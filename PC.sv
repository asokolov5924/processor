==> flow/design.v <==
import definitions::*;			   
module PC(
  input init,
        jump_en,		 
		BEQ,
		BGT,
		CLK,
    input [1:0] prog_state,
	input [3:0] OP,
	input [3:0] instr1,
	input [8:0] instr2,
  output logic halt,
  output logic[ 12:0] PC);
always @(posedge CLK) begin
  if(init) begin
		halt <= 0;
		if(prog_state==0)
		   PC<=0;
		else if(prog_state ==1)
		   PC<= 174;
		else if(prog_state ==2)
		   PC<= 336;
  end
	else if(PC == 173 || PC  == 335 || PC ==461) 
		halt <= 1;
	else if(PC % 2 == 0)
		PC <=PC+1;
	else if(jump_en) begin
			PC <= {instr1,instr2}+2;
	end
	else if(OP == kbeq) begin
			PC <= BEQ ? {instr1,instr2}+2 : PC+1;
	end
	else if(OP == kbne) begin
			PC <= BEQ ? PC+1 : {instr1,instr2}+2;
	end
	else if(OP == kbgt) begin
			PC <= BGT ? {instr1,instr2}+2 : PC+1;
	end
	else if(OP == kbge) begin
			PC <= (BGT || BEQ) ? {instr1,instr2}+2 : PC+1;
	end
	else if(OP == kblt) begin
			PC <= (BGT || BEQ) ? PC+1 : {instr1,instr2}+2;
	end
	else if(OP == kble) begin
			PC <= BGT ? PC+1 : {instr1,instr2}+2;
	end
	else
		PC <= PC+1;
end 
endmodule
## Step by step through the tools: PC

The steps from the RTL of PC to its reports follow in flow order.
Lines are those of the file above, counted from 1.
Library cell names are shortened.
Not given: -

| design | value |
|---|---|
| top | PC |
| clock input | CLK |
| standard-cell library | sky130hd |
| timing corner | tt_025C_1v80 |

## After elaboration

Counts by Yosys on the flattened word-level netlist (proc, flatten, opt, wreduce; memories kept). Register bits leave out memories and registers merged into their read ports (data or address). Print and check cells are left out. Cells with the same type and inputs are merged into one.

| storage and ports | value |
|---|---|
| register bits | 14 |
| latch bits | 0 |
| bits in writable memories | 0 |
| bits in read-only memories | 0 |
| word width x clocked read ports | 0 |
| memory cells | 0 |
| bits of input ports | 24 |
| output and inout port bits | 14 |
| cells after elaboration | 42 |

| cells by class | value |
|---|---|
| add/subtract/negate cells | 2 |
| multiply operators | 0 |
| divide/modulo/power cells | 0 |
| magnitude comparators | 0 |
| equal/unequal tests | 13 |
| shift-type cells | 0 |
| mux-type cells | 19 |
| bitwise operators | 0 |
| reductions and logical operators | 6 |

Operators with widths:

| operator | count |
|---|---|
| 13-bit two-way mux | 19 |
| 32-bit logical NOT | 1 |
| 13-bit by 9-bit equality test with 1-bit output with constant B | 2 |
| 4-bit by 1-bit equality test with 1-bit output | 6 |
| 13-bit by 1-bit adder with 13-bit output with constant B | 1 |
| 13-bit by 2-bit adder with 13-bit output with constant B | 1 |
| 13-bit by 8-bit equality test with 1-bit output with constant B | 1 |
| 4-bit by 1-bit != test with 1-bit output with constant B | 1 |
| 1-bit logical OR | 3 |
| 2-bit by 1-bit equality test with 1-bit output with constant B | 1 |
| 2-bit equality test with constant B | 1 |
| 2-bit != test with constant B | 1 |
| 2-bit logical NOT | 1 |
| 2-bit AND reduction | 1 |

## Logic depth

Yosys ltp: most cells in a row. Word level: on the elaborated netlist, between registers, memories and ports. Mapped: between sequential cells and ports; inverters and the memories' decode and read muxes count.

| depth | value |
|---|---|
| word-level depth | 12 |
| ABC_AREA | 0 |
| mapped depth | 6 |
| gate-level depth less buffers | 6 |

## Synthesis result

The flow's flattened synthesis, as Yosys stat reports it; memories are mapped. The netlist is that of the ABC_AREA named above (0 if unset); the other value can give another one.

Cells by type:

| cell | count | total area (µm²) |
|---|---|---|
| edfxtp_1 | 13 | 390.374 |
| xnor2_1 | 10 | 87.584 |
| xor2_1 | 9 | 78.826 |
| ha_1 | 6 | 75.072 |
| nand3_1 | 11 | 55.053 |
| o21ai_0 | 9 | 45.043 |
| mux2i_1 | 4 | 40.038 |
| nand2_1 | 9 | 33.782 |
| o221ai_1 | 3 | 26.275 |
| a21oi_1 | 5 | 25.024 |
| nand4_1 | 4 | 25.024 |
| nor3_1 | 5 | 25.024 |
| nor4b_4 | 1 | 23.773 |
| inv_1 | 6 | 22.522 |
| dfxtp_1 | 1 | 20.019 |
| nor2_1 | 5 | 18.768 |
| o22ai_1 | 3 | 18.768 |
| buf_2 | 3 | 15.014 |

Other cell types: 16; their cells: 19.

| mapped netlist | value |
|---|---|
| cells in the netlist | 126 |
| chip area (Yosys) | 0.0011711 mm² |
| area of sequential cells | 0.0004104 mm² |
| flip-flop cells | 14 |
| buffers | 4 |

## Path before layout

Source: OpenSTA report_checks on the synthesized netlist (no wires, ideal clock, input and output delay 20% of the period each), path of least setup slack; recovery checks are left aside. Register names are those of the netlist, which keeps one name where synthesis merged equal registers.

| timing after synthesis | value |
|---|---|
| path kind | register -> register |
| start point | reg PC[0] |
| end point | reg PC[0] |
| clock period | 3.07 ns |
| library setup time | 0.385 ns |
| time at the first pin | 0.000 ns |
| arrival time | 1.910 ns |
| data required time | 2.685 ns |
| setup slack | 0.775 ns |
| delay of the path | 2.295 ns |
| stages on the path | 7 |
| period reached after synthesis | 2.295 ns |

"delay of the path" is the arrival time less input delay plus setup time.
"stages on the path": output pins that drive a net of the path, with the launching flip-flop's if there is one; two outputs of one cell count as two.
"period reached after synthesis" = period - worst setup slack (recovery checks aside). The figure is calculated, with input and output delays left at 20% of the set period.
Between the ends stands the longest chain of elaborated cells between them, by number of cells; it is not shown to be the way that was timed. Of several equally long chains one is given.
A line is the first line of the expression or statement that the cell stems from. Yosys adds cells for indexed reads and writes and turns some case tables into memories.
At most two assigning lines are given for a register; there are more.
The path ends at the enable pin of a flip-flop; only ways to that pin are counted.

| on the way, after synthesis | value |
|---|---|
| path through | edfxtp_1 ha_1 clkbuf_1 a21oi_1 nor3_1 and3_2 a21oi_1 |
| length of the longest elaborated chain | 5 |
| elaborated cells on any way between the ends | 7 |
| RTL lines with such cells | 1 |

RTL lines, path after synthesis:

| item | RTL line | RTL |
|---|---|---|
| start: declaration | 13 | `output logic[ 12:0] PC);` |
| start: assignment | 27 | `PC <=PC+1;` |
| start: assignment | 29 | `PC <= {instr1,instr2}+2;` |
| 13-bit by 8-bit equality test with 1-bit output | 24 | `else if(PC == 173 \|\| PC == 335 \|\| PC ==461)` |
| 1-bit logical OR (2 in a row) | 24 |  |
| 2-bit != test | - |  |
| 2-bit AND reduction | - |  |
| end: assignment | 27 |  |
| end: assignment | 29 |  |
| end: declaration | 13 |  |

## Worst path after layout

From the final timing report of record 1: the path of least setup slack in the routed layout; clock arrival at registers is part of the times.

| timing post-layout | value |
|---|---|
| path kind | input -> register |
| start point | in instr2[1] |
| end point | reg PC[9] |
| clock period | 3.29 ns |
| external input delay | 0.66 ns |
| library setup time | 0.26 ns |
| time at the first pin | 0.66 ns |
| arrival time | 2.16 ns |
| data required time | 3.32 ns |
| setup slack | 1.17 ns |
| stages on the path | 6 |

Between the ends stands the longest chain of elaborated cells between them, by number of cells; it is not shown to be the way that was timed. Of several equally long chains one is given.
At most two assigning lines are given for a register; there are more.

| on the way, post-layout | value |
|---|---|
| path through | clkdlybuf4s50_1 ha_1 nand3_1 o21a_1 o31ai_1 a21oi_1 |
| length of the longest elaborated chain | 12 |
| elaborated cells on any way between the ends | 17 |

RTL lines, path post-layout:

| item | RTL line | RTL |
|---|---|---|
| start: declaration | 11 | `input [8:0] instr2,` |
| 13-bit by 2-bit adder with 13-bit output | 47 | `PC <= BGT ? PC+1 : {instr1,instr2}+2;` |
| 13-bit two-way mux | 47 |  |
| 13-bit two-way mux | 46 | `else if(OP == kble) begin` |
| 13-bit two-way mux | 43 | `else if(OP == kblt) begin` |
| 13-bit two-way mux | 40 | `else if(OP == kbge) begin` |
| 13-bit two-way mux | 37 | `else if(OP == kbgt) begin` |
| 13-bit two-way mux | 34 | `else if(OP == kbne) begin` |
| 13-bit two-way mux | 31 | `else if(OP == kbeq) begin` |
| 13-bit two-way mux | 28 | `else if(jump_en) begin` |
| 13-bit two-way mux | 26 | `else if(PC % 2 == 0)` |
| 13-bit two-way mux | 24 | `else if(PC == 173 \|\| PC == 335 \|\| PC ==461)` |
| 13-bit two-way mux | 15 | `if(init) begin` |
| end: assignment | 27 | `PC <=PC+1;` |
| end: assignment | 29 | `PC <= {instr1,instr2}+2;` |
| end: declaration | 13 | `output logic[ 12:0] PC);` |

Hand-over note for PC

Stored flow runs of PC (2 of them; Yosys, OpenROAD, sky130hd). They differ in their settings and are not a sequence. Constraints: input delay and output delay 20% of the set period each, output load 0.01 pF.
"achieved period" is the run's clock period less its worst setup slack. It is reckoned from that one timing run; input and output delays stay at 20% of the period that was set.
"power": no workload was simulated; the value follows from the tool's default switching activity.
A setting shown as - is not set for that run.

| stored run | period_ns | CAP_MARGIN | CORE_MARGIN | CORE_UTILIZATION | SLEW_MARGIN | PLACE_DENSITY_LB_ADDON | HOLD_SLACK_MARGIN | CELL_PAD_IN_SITES_GLOBAL_PLACEMENT | TNS_END_PERCENT | CTS_CLUSTER_SIZE | mapped cell area after synthesis (mm²) | overall die area (mm²) | standard-cell area after routing (mm²) | worst setup slack after layout (ns) | total negative slack (ns) | power (µW) | achieved period (ns) |
|---|---|---|---|---|---|---|---|---|---|---|---|---|---|---|---|---|---|
| record 1 | 3.29 | 20 | 2 | 40 | 20 | - | - | - | - | - | 0.0011711 | 0.0033768 | 0.0015753 | 1.166 | 0.000 | 569.2 | 2.124 |
| record 2 | 1.86 | 20 | 8 | 15 | 20 | 0.04 | 0.24 | 0 | 35 | 84 | 0.0011711 | 0.010891 | 0.0019569 | 0.084 | 0.000 | 1199 | 1.776 |

End of note.
