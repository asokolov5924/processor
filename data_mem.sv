==> flow/design.v <==
module data_mem(
  input              CLK,
  input [7:0]        DataAddress,
  input              ReadMem,
  input              WriteMem,
  input [7:0]        DataIn,
  input [12:0] PC,
  output logic[7:0]  DataOut);
  logic [7:0] core[256];
  always_comb                      
    if(ReadMem &&(PC%2==1)) begin
      DataOut = core[DataAddress];
    end 
	else 
      DataOut = 'bZ;            
  always_ff @ (posedge CLK)		  
    if(WriteMem &&(PC%2==1)) begin
      core[DataAddress] <= DataIn;
    end
endmodule
* From RTL to reports: data_mem
What the tools print for data_mem, step after step. Lines are those of the file above, counted from 1. Library cell names are shortened. A cell with -- has no value.
Design: design top data_mem, clock input CLK, cell library sky130hd, library corner tt_025C_1v80

* Elaborated design
Source: Yosys, flattened and elaborated, memories not mapped. Widths are those after wreduce; folded enables and synchronous resets count as part of the registers. Registers that Yosys merges into a memory's read port (data or address) are not register bits. Print and check cells do not count. Equal cells are merged and count once. Yosys's memory passes give these memory sizes; they may raise the number of words (mostly to a power of two), join words into wider ones and drop unused or constant bits.
Bit counts: bits in registers 0, memory bits (writable) 2048, memories 1, output and inout port bits 8
Operators by class: muxes and demuxes 4, reduce/logical cells 2
Memories:
- core | depth 256, bits a word 8, rd ports 1, write ports 1, RTL line 9 | logic [7:0] core[256];
Operators by type and width (count):
- 8-bit 2-to-1 mux | 3
- 1-bit logical AND | 2
- 1-bit 2-to-1 mux | 1

* Logic depth
Depth = most cells in a row (Yosys ltp): at word level without a register or memory, in the mapped netlist without a sequential cell, where the memories' decode and read muxes count.
Depth: depth after elaboration 2, ABC_AREA 0, mapped depth 9, depth with buffers taken out 5

* After synthesis
Source: synth_stat.txt of the flow (Yosys; design flattened, memories mapped). It holds for the ABC_AREA given above (unset counts as 0); a run with the other value may have another netlist. Totals and module areas in this step are rounded.
Synthesis totals: standard cells after synthesis 3517, chip area (Yosys) 0.0781 mm^2, area of sequential cells 0.0615 mm^2, flip-flops 2048, buffers 225
Cells by type:
- edfxtp_1 | count 2048, total area 6.15E+04 um^2
- mux4_2 | count 512, total area 1.15E+04 um^2
- a22oi_1 | count 256, total area 1.92E+03 um^2
- nor2_1 | count 259, total area 972.182 um^2
- a21oi_1 | count 128, total area 640.614 um^2
- clkbuf_1 | count 143, total area 536.765 um^2
- o41ai_1 | count 32, total area 280.269 um^2
- buf_2 | count 39, total area 195.187 um^2
- nand2_1 | count 30, total area 112.608 um^2
- buf_4 | count 12, total area 90.086 um^2
- buf_6 | count 8, total area 90.086 um^2
- buf_1 | count 23, total area 86.333 um^2
- nand4_1 | count 8, total area 50.048 um^2
- nor2b_1 | count 6, total area 37.536 um^2
- nand3_1 | count 4, total area 20.019 um^2
- nor3b_1 | count 2, total area 15.014 um^2
- and2_1 | count 2, total area 12.512 um^2
- nand2b_1 | count 2, total area 12.512 um^2
Not listed: further types 3, cells in them 3.

* Worst setup path after synthesis
Source: OpenSTA report_checks on the synthesized netlist (no wires, ideal clock, input and output delay 20% of the period each), path of least setup slack; recovery checks are left aside. Register names are those of the netlist, which keeps one name where synthesis merged equal registers.
Timing after synthesis: path type input port to output port, start input port DataAddress[0], end output port DataOut[0], clock period 3.33 ns, external input delay 0.666 ns, output delay 0.666 ns, time at the first pin 0.666 ns, data arrival time 2.607 ns, slack 0.057 ns, path delay 1.941 ns, stages 8, path buffers 3, period reached after synthesis 3.273 ns
"path delay" = arrival - input delay + setup time. At an output port there is no setup time. "stages" counts driving pins, that of a launching flip-flop among them; a cell with two outputs on the path counts twice. "period reached after synthesis" = period - worst setup slack (recovery checks aside). The figure is calculated, with input and output delays left at 20% of the set period. Between the ends stands the longest chain of elaborated cells between them, by number of cells; it is not shown to be the way that was timed. Of several equally long chains one is given. A line is the first line of the expression or statement that the cell stems from. Yosys adds cells for indexed reads and writes and turns some case tables into memories. The chain passes a memory read, where the word-level depth is cut; so it can be longer than that depth.
On the way, after synthesis: path through clkbuf_1 clkbuf_1 buf_2 mux4_2 a22oi_1 a21oi_1 o41ai_1 nand4_1, length of the longest elaborated chain 2, elaborated cells on any way between the ends 2
Ends and longest elaborated chain, after synthesis:
- from (decl) | RTL line 3 | input [7:0]        DataAddress,
- memory 256 x 8 bit | RTL line 9 | logic [7:0] core[256];
- 8-bit 2-to-1 mux | RTL line 11 | if(ReadMem &&(PC%2==1)) begin
- to (decl) | RTL line 8 | output logic[7:0]  DataOut);

* Path in the finished layout
Path of least setup slack in the final report of flow run A (OpenROAD, finished layout, wires in). Where an end is a register, its clock arrival counts in the times.
Timing post-layout: path type input port to output port, start input port DataAddress[0], end output port DataOut[7], clock period 4.92 ns, external input delay 0.98 ns, output delay 0.98 ns, time at the first pin 0.98 ns, data arrival time 3.94 ns, slack -0.01 ns, stages 11, path buffers 6
Between the ends stands the longest chain of elaborated cells between them, by number of cells; it is not shown to be the way that was timed. Of several equally long chains one is given. The chain passes a memory read, where the word-level depth is cut; so it can be longer than that depth.
On the way, post-layout: path through buf_12 buf_16 buf_16 mux4_2 a22oi_1 a21oi_1 o41ai_1 buf_4 nand4_1 buf_4 clkdlybuf4s50_1, length of the longest elaborated chain 2, elaborated cells on any way between the ends 2
Ends and longest elaborated chain, post-layout:
- from (decl) | RTL line 3 | input [7:0]        DataAddress,
- memory 256 x 8 bit | RTL line 9 | logic [7:0] core[256];
- 8-bit 2-to-1 mux | RTL line 11 | if(ReadMem &&(PC%2==1)) begin
- to (decl) | RTL line 8 | output logic[7:0]  DataOut);

Ticket comment

2 stored runs of data_mem in the flow (synthesis by Yosys, layout by OpenROAD, sky130hd cells), in arbitrary order. Constraints: input delay and output delay 20% of the set period each, output load 0.01 pF.
"achieved clock period": clock period set for the run, less the worst setup slack. It is reckoned from that one timing run; input and output delays stay at 20% of the period that was set.
By "allowed time less slack (worst setup path)" is meant the share of the clock period that the worst setup path is allowed (20% is reserved at inputs, 20% at outputs), minus its slack. Clock arrival times at its registers enter into it.
By "total power after layout" is meant OpenSTA's value without simulated activity: inputs other than the clock are taken to toggle once in ten clock periods, and the tool carries that through the logic.
Results are given in rounded form.

* Flow run A | settings: period_ns 4.92; CAP_MARGIN 20; CORE_MARGIN 2; CORE_UTILIZATION 40; SLEW_MARGIN 20 | results: utilization 0.475; smallest hold slack 0.552 ns; die outline area 0.199 mm^2; achieved clock period 4.929 ns; worst slack on setup checks -0.009 ns; total power after layout 35800 µW; total negative slack -0.009 ns; standard-cell area of the final layout 0.0924 mm^2; allowed time less slack (worst setup path) 2.96 ns; worst setup path type input port to output port; area of the synthesized netlist 0.0781 mm^2
* Flow run B | settings: period_ns 5.99; CORE_UTILIZATION 27; SETUP_SLACK_MARGIN 0.25; PLACE_DENSITY_LB_ADDON 0.21; CORE_MARGIN 9; ABC_AREA 1; CTS_CLUSTER_SIZE 87; CAP_MARGIN 20; SLEW_MARGIN 20 | results: utilization 0.313; smallest hold slack 0.807 ns; die outline area 0.333 mm^2; achieved clock period 5.696 ns; worst slack on setup checks 0.294 ns; total power after layout 30700 µW; total negative slack 0.000 ns; standard-cell area of the final layout 0.097 mm^2; allowed time less slack (worst setup path) 3.30 ns; worst setup path type input port to output port; area of the synthesized netlist 0.0845 mm^2
