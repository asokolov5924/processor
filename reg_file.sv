==> flow/design.v <==
module reg_file #(parameter W=8, D=4)(		  
  input           CLK,
                  write_en,
  input [12:0]	 PC,
  input  [ D-1:0] raddrA,
                  raddrB,
                  waddr,
  input  [ W-1:0] data_in,
  input [8:0] inst_in,
  output [ W-1:0] data_outA,
  output logic [W-1:0] data_outB,
  output logic [7:0] read_inst
    );
logic [W-1:0] registers[2**D];	   
assign data_outA = (raddrA && (PC%2==1)) ? registers[raddrA] : '0;	  
assign data_outB = (raddrB && (PC%2==1)) ? registers[raddrB] : '0;                
assign read_inst = registers[14];
always_ff @ (posedge CLK) begin
  if (write_en && waddr && (PC%2==1))	                              
    registers[waddr] <= data_in;
  if (PC%2==0)
	registers[14]  <= inst_in[7:0];
end
endmodule
Tool chain data of reg_file --
Tool output for the design above, in the order of the flow. Lines are those of the file above, counted from 1. Cell names lack the library's common part. The mark - stands for no value.
Design: top module reg_file, clock port CLK, standard-cell library sky130hd, corner tt_025C_1v80

After elaboration --
Counts by Yosys on the flattened word-level netlist (proc, flatten, opt, wreduce; memories kept). Register bits leave out memories and registers merged into their read ports (data or address); mux counts leave out enables and synchronous resets folded into registers. Print and check cells are left out. Cells with the same type and inputs are merged into one. Yosys's memory passes give these memory sizes; they may raise the number of words (mostly to a power of two), join words into wider ones and drop unused or constant bits.
Operators by class: mux-type cells 10, reductions and logical operators 6
Operators with widths (number):
- 8-bit 2-to-1 mux | 5
- 32-bit logical NOT | 1
- 4-bit by 1-bit logical AND with 1-bit output | 2
- 8-bit OR reduction | 1
- 4-bit 2-to-1 mux | 2
- 1-bit by 4-bit logical AND with 1-bit output | 1
- 1-bit 2-to-1 mux | 3
- 1-bit logical AND | 1
Word-level totals: flip-flop bits (word level) 0, RAM bits 128, memories 1, bits of input ports 44, elaborated cells 17
Memories:
- registers | depth 16, bits a word 8, read ports 3, wr ports 1, RTL line 14 | logic [W-1:0] registers[2**D];

Depth --
Yosys ltp: most cells in a row. Word level: on the elaborated netlist, between registers, memories and ports. Mapped: between sequential cells and ports; inverters and the memories' decode and read muxes count.
Logic depth: word-level depth 4, ABC_AREA 0, depth in mapped cells 7

Netlist --
The flow's flattened synthesis, as Yosys stat reports it; memories are mapped. The netlist is that of the ABC_AREA named above (0 if unset); the other value can give another one. The area totals of this step are shown rounded.
Cell types:
- edfxtp_1 | number 120, area in all 3.6E+03 um2
- mux4_2 | number 40, area in all 900.864 um2
- mux2i_1 | number 25, area in all 250.24 um2
- mux2_2 | number 20, area in all 225.216 um2
- a22oi_1 | number 16, area in all 120.115 um2
- a22o_1 | number 8, area in all 70.067 um2
- a32oi_1 | number 8, area in all 70.067 um2
- buf_6 | number 6, area in all 67.565 um2
- nor2b_1 | number 10, area in all 62.56 um2
- a221oi_1 | number 7, area in all 61.309 um2
- o32ai_1 | number 7, area in all 61.309 um2
- nor2_1 | number 14, area in all 52.55 um2
- buf_2 | number 9, area in all 45.043 um2
- o21ai_1 | number 8, area in all 40.038 um2
- buf_4 | number 5, area in all 37.536 um2
- mux2_1 | number 3, area in all 33.782 um2
- nand2_1 | number 7, area in all 26.275 um2
- nand4_1 | number 4, area in all 25.024 um2
Other cell types: 10; their cells: 24.
Synthesis totals: mapped cells 341, synthesis area 5880 um2, area of sequential cells 3600 um2, flip-flops 120, buffers 29

Worst setup path after synthesis --
OpenSTA on the mapped netlist: ideal clock, no wires. The path of least setup slack (recovery checks aside). Input and output delay are each 20% of the period. Register names are those of the netlist, which keeps one name where synthesis merged equal registers.
Path after synthesis: kind input to output, from in raddrB[2], to out data_outB[5], clock period 2000 ps, external output delay 400 ps, launch time at the first pin 400 ps, arrival 1487 ps, data required time 1600 ps, slack 113 ps, path delay 1087 ps, driving pins on the path 5, path buffers 2, synthesis period reached 1887 ps
"path delay" is the arrival time less input delay plus setup time. At an output port there is no setup time. "driving pins on the path": output pins that drive a net of the path, with the launching flip-flop's if there is one; two outputs of one cell count as two. "synthesis period reached" = period - worst setup slack (recovery checks aside). The figure is calculated, with input and output delays left at 20% of the set period. The rows between start and end are the longest chain of elaborated cells between them; the timing report does not say that the signal goes this way. Where chains are equally long, one stands for them. A line is the first line of the expression or statement that the cell stems from. Yosys adds cells for indexed reads and writes and turns some case tables into memories. A memory read counts as a cell of the chain, while the word-level depth stops at memories.
On the way, after synthesis: path through buf_2 buf_1 mux4_2 a32oi_1 o21ai_1, cells in the longest elaborated chain 2, elaborated cells between the ends (all ways) 3
Ends and longest elaborated chain, after synthesis:
- start: declaration | RTL line 6 | raddrB,
- memory read 16 x 8 bit | RTL line 14 | logic [W-1:0] registers[2**D];
- 8-bit 2-to-1 mux | RTL line 16 | assign data_outB = (raddrB && (PC%2==1)) ? registers[raddrB] : '0;
- end: declaration | RTL line 11 | output logic [W-1:0] data_outB,

Timing after layout --
From the final timing report of run B: the path of least setup slack in the routed layout; clock arrival at registers is part of the times. The report prints the path's times to 10 ps; the period is as set.
Path after layout: kind register to output, from mem registers[13][1], to out data_outB[1], clock period 1940 ps, external output delay 390 ps, launch time at the first pin 410 ps, arrival 1890 ps, data required time 1550 ps, slack -340 ps, driving pins on the path 6, path buffers 2
The rows between start and end are the longest chain of elaborated cells between them; the timing report does not say that the signal goes this way. Where chains are equally long, one stands for them. A memory read counts as a cell of the chain, while the word-level depth stops at memories.
On the way, after layout: path through edfxtp_1 buf_4 mux4_2 a32oi_2 o21ai_1 buf_2, cells in the longest elaborated chain 2, elaborated cells between the ends (all ways) 2
Ends and longest elaborated chain, after layout:
- start: declaration | RTL line 14 | logic [W-1:0] registers[2**D];
- memory read 16 x 8 bit | RTL line 14
- 8-bit 2-to-1 mux | RTL line 16 | assign data_outB = (raddrB && (PC%2==1)) ? registers[raddrB] : '0;
- end: declaration | RTL line 11 | output logic [W-1:0] data_outB,

Data sheet: physical implementation of reg_file

Design reg_file on sky130hd. What follows are 2 stored runs of the flow, each under its own settings; their order means nothing. The constraints put input and output delay at 20% of the set period each and load the outputs with 0.01 pF.
By "clock period reached" is meant the clock period of the run minus its worst setup slack. This is arithmetic on one report: input and output delays are still those of the set period (20% each).
"time used up by the worst setup path" means the part of the period allowed to the worst setup path (the constraints hold back 20% at inputs and 20% at outputs) less its slack; where the path has registers, the arrival times of their clocks count too.
By "total power of the final layout" is meant OpenSTA's value without simulated activity: inputs other than the clock are taken to toggle once in ten clock periods, and the tool carries that through the logic.
"time used up by the worst setup path" is given in steps of 10 ps.
Results are given in rounded form.

* Run A | settings: period_ns 3.42; CORE_UTILIZATION 67; SETUP_SLACK_MARGIN 0.85; CORE_ASPECT_RATIO 0.62; ABC_AREA 1; SLEW_MARGIN 15; MIN_ROUTING_LAYER met2; CAP_MARGIN 20; CORE_MARGIN 2 | did not finish, routing stopped with GRT-0116
* Run B | settings: period_ns 1.94; SETUP_SLACK_MARGIN 0.15; CAP_MARGIN 20; CORE_MARGIN 2; CORE_UTILIZATION 40; SLEW_MARGIN 20 | results: post-route utilization 56.5 %; worst slack on setup checks -341 ps; synthesized cell area 5880 um2; area inside the die boundary 15700 um2; worst hold slack 873 ps; total negative slack -4000 ps; total power of the final layout 7.02 mW; time used up by the worst setup path 1890 ps; critical path type register to output; clock period reached 2281 ps; standard-cell area after routing 8140 um2
